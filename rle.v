==> flow/design.v <==
module rle (
	clk, 		
	nreset, 	
	start,
	message_addr,	
	message_size, 	
	rle_addr, 	
	rle_size, 	
	done, 		
	port_A_clk,
    port_A_data_in,
    port_A_data_out,
    port_A_addr,
    port_A_we
	);
input	clk;
input	nreset;
input	start;
input 	[31:0] message_addr;
input	[31:0] message_size;
input	[31:0] rle_addr;
input   [31:0] port_A_data_out;
output  [31:0] port_A_data_in;
output  [15:0] port_A_addr;
output  port_A_clk;
output  port_A_we;
output	[31:0] rle_size;
output	done;  
reg [1:0] STATE;
parameter [1:0] s_finish = 0,
				s_read = 1,
				s_compress = 2,
				s_write = 3;
reg [15:0] read_offset;  
reg [15:0] write_offset;  
reg [31:0] to_ram;   
reg [7:0] current_total;  
reg [7:0] current_value;  
reg first;  
reg empty;  
reg write_complete;
reg [1:0] read_count;  
wire message_complete;  
reg ready;  
reg delay;  
reg [7:0] curr_char;  
reg [7:0] char3, char2, char1, char0;  
reg [31:0] rle_size;  
reg which;  
reg done;
assign port_A_clk = clk;  
assign port_A_we = (STATE==s_write)?1:0;  
assign port_A_addr = (STATE==s_write)?(rle_addr + write_offset):(message_addr + read_offset);  
assign port_A_data_in = to_ram;  
assign message_complete = (read_offset >= message_size);  
always @ (posedge clk)
begin
	if(!nreset | start)
		begin
			STATE <= s_read;
			read_offset <= 0;
			write_offset <= 0;
			first <= 1;
			current_value <= 0;
			current_total <= 0;
			empty <= 1;
			to_ram <= 0;
			read_count <= 0;
			ready <= 0;
			write_complete <= 0;
			rle_size <= 0;
			delay <= 0;
			{char3, char2, char1, char0} <= 0;
			which <= 0;
			done <= 0;
		end
	else
		begin
			case(STATE)
				s_read:
					begin
						read_offset <= read_offset + 4;
						{char3, char2, char1, char0} <= port_A_data_out;
						empty <= 0;
						if(!ready)
							STATE <= s_compress;
						else
							STATE <= s_write;
					end
				s_compress:
					begin
						if(first)
							begin
								current_value <= char0;
								current_total <= 1;
								read_count <= 1;
								first <= 0;
							end
						else
							begin
								if(!delay)
									begin
										delay <= 1;
										case(read_count)
											0:
												begin
													curr_char <= char0;
												end
											1:
												begin
													curr_char <= char1;
												end
											2:
												begin
													curr_char <= char2;
												end
											3:
												begin
													curr_char <= char3;
												end
										endcase
										if((curr_char == 0) & (message_complete) & (read_count == 0) & which == 1)
											begin
												STATE <= s_write;
											end
									end
								else
									begin
										delay <= 0;
										if(curr_char == current_value)
											begin
												current_total <= current_total + 1;
											end
										else if(curr_char != current_value)
											begin
												current_value <= curr_char;
												current_total <= 1;
												if(!which)
													begin
														to_ram[15:0] <= {current_value, current_total};
														which <= 1;
													end
												else 
													begin
														to_ram[31:16] <= {current_value, current_total};
														ready <= 1;
														STATE <= s_write;
													end
												rle_size <= rle_size + 2;
											end
											if(read_count < 3)
												begin
													read_count <= read_count + 1;
												end
											else
												begin
													empty <= 1;
													read_count <= 0;
													if(!message_complete)
														begin
															STATE <= s_read;
														end
												end
									end
							end
					end
				s_write:
					begin
						write_offset <= write_offset + 4;
						to_ram <= 0;
						ready <= 0;
						which <= 0;
						if(message_complete & empty)
							begin
								STATE <= s_finish;
							end
						else if (empty)
							begin
								STATE <= s_read;
							end
						else
							begin
								STATE <= s_compress;
							end
					end
				s_finish:
					begin
						done <= 1;
					end
			endcase
		end
end
endmodule
# Reports on rle
# What the tools print for rle, step after step.
# Lines are those of the file above, counted from 1.
# Operators carry their Yosys type and port widths (W data, S select, Z words).
# Library cell names are shortened.
# A cell with - has no value.
# inputs
top,rle
clock,clk
cell_library,sky130hd
pvt_corner,tt_025C_1v80

# Word level
# Counts by Yosys on the flattened word-level netlist (proc, flatten, opt, wreduce; memories kept). Register bits leave out memories and registers merged into their read ports (data or address). Print and check cells are left out. Cells with the same type and inputs are merged into one.
# bits
elab_cells,130
ff_bits,162
# op_classes
reduce_and_logical,21
cmp,2
n_addsub,7
muxes,54
logic,9
eq_ne,17
# ops
op,n
$mux W16,11
$pmux W16 S2,2
$mux W8,8
$add A16 B16 Y16,2
$add A16 B3 Y16 const B,2
$ge A16 B32 Y1,1
$add A32 B2 Y32 const B,1
$pmux W8 S4,1
$mux W2,13
$ne A2 B2 Y1 const B,8
$mux W1,15
$reduce_and A4 Y1,3
$reduce_and A6 Y1,2
$reduce_and A5 Y1,2
$eq A2 B2 Y1 const B,4
$reduce_bool A2 Y1,4
$add A8 B1 Y8 const B,1
$eq A8 B8 Y1,1
$ne A8 B8 Y1,1
$logic_not A8 Y1,1
$reduce_and A3 Y1,2
$reduce_bool A3 Y1,2
$pmux W2 S3,1
$pmux W1 S2,3
$and A1 B1 Y1,4
$not A1 Y1,4
$eq A2 B1 Y1 const B,2
$logic_not A2 Y1,2
# Not listed: further kinds 6, cells in them 7.

# Logic depth
# Longest topological path by Yosys (ltp), each cell counted once; first at word level (registers and memories cut), then after technology mapping (sequential cells cut; the memories' decode and read muxes count).
# logic_depth
ltp_word,8
abc_area,0
ltp_mapped,9
mapped_depth_nobuf,9

# After synthesis
# Yosys stat after the flow's synthesis: flattened, memories mapped to cells. It holds for the ABC_AREA given above (unset counts as 0); a run with the other value may have another netlist.
# Totals and module areas in this step are rounded.
# mapped
stdcells,948
ffs,159
mapped_area_um2,8540
seq_area_um2,3260
# types
cell,n,type_area_um2
dfxtp_1,151,3.02E+03
ha_1,49,613.088
nor2_1,156,585.562
mux2i_1,56,560.538
xor2_1,44,385.37
xnor2_1,40,350.336
a22oi_1,35,262.752
edfxtp_1,8,240.23
inv_1,48,180.173
a21oi_1,32,160.154
o21ai_0,31,155.149
nand2_1,41,153.898
nand3_1,27,135.13
nand4_1,17,106.352
a211oi_1,13,97.594
and3_1,15,93.84
a21o_1,11,82.579
clkbuf_1,22,82.579
# Other cell types: 53; their cells: 152.

# Stored flow runs of rle (2 of them; Yosys, OpenROAD, sky130hd). They differ in their settings and are not a sequence. Constraints: input delay and output delay 20% of the set period each, output load 0.01 pF.
# "period_reached_ns": clock period set for the run, less the worst setup slack. It is reckoned from that one timing run; input and output delays stay at 20% of the period that was set.
# By "worst_path_allowed_less_slack_ns" is meant the share of the clock period that the worst setup path is allowed (20% is reserved at inputs, 20% at outputs), minus its slack. Clock arrival times at its registers enter into it.
# "fin_power_uw" is the tool's figure for a default switching activity; nothing was simulated.
# The results are shown rounded.
# A setting shown as . is not set for that run.
run,period_ns,CORE_UTILIZATION,CAP_MARGIN,CORE_MARGIN,SLEW_MARGIN,SETUP_SLACK_MARGIN,PLACE_DENSITY_LB_ADDON,CORE_ASPECT_RATIO,CELL_PAD_IN_SITES_GLOBAL_PLACEMENT,CELL_PAD_IN_SITES_DETAIL_PLACEMENT,ABC_AREA,CTS_CLUSTER_SIZE,synthesis_area_um2,die_footprint_um2,utilization_pct,worst_setup_slack_ns,total_negative_slack_ns,holdWs_ns,fin_power_uw,period_reached_ns,worst_path_allowed_less_slack_ns,critical_path_kind
run 1,3.41,48,20,2,20,.,.,.,.,.,.,.,8540,18900,68.2,0.066,0.000,0.488,4410,3.344,1.98,in2out
run 2,5.37,26,40,2,20,0.51,0.12,1.95,3,1,1,87,9320,37500,34.5,0.693,0.000,0.462,2780,4.677,2.53,in2out
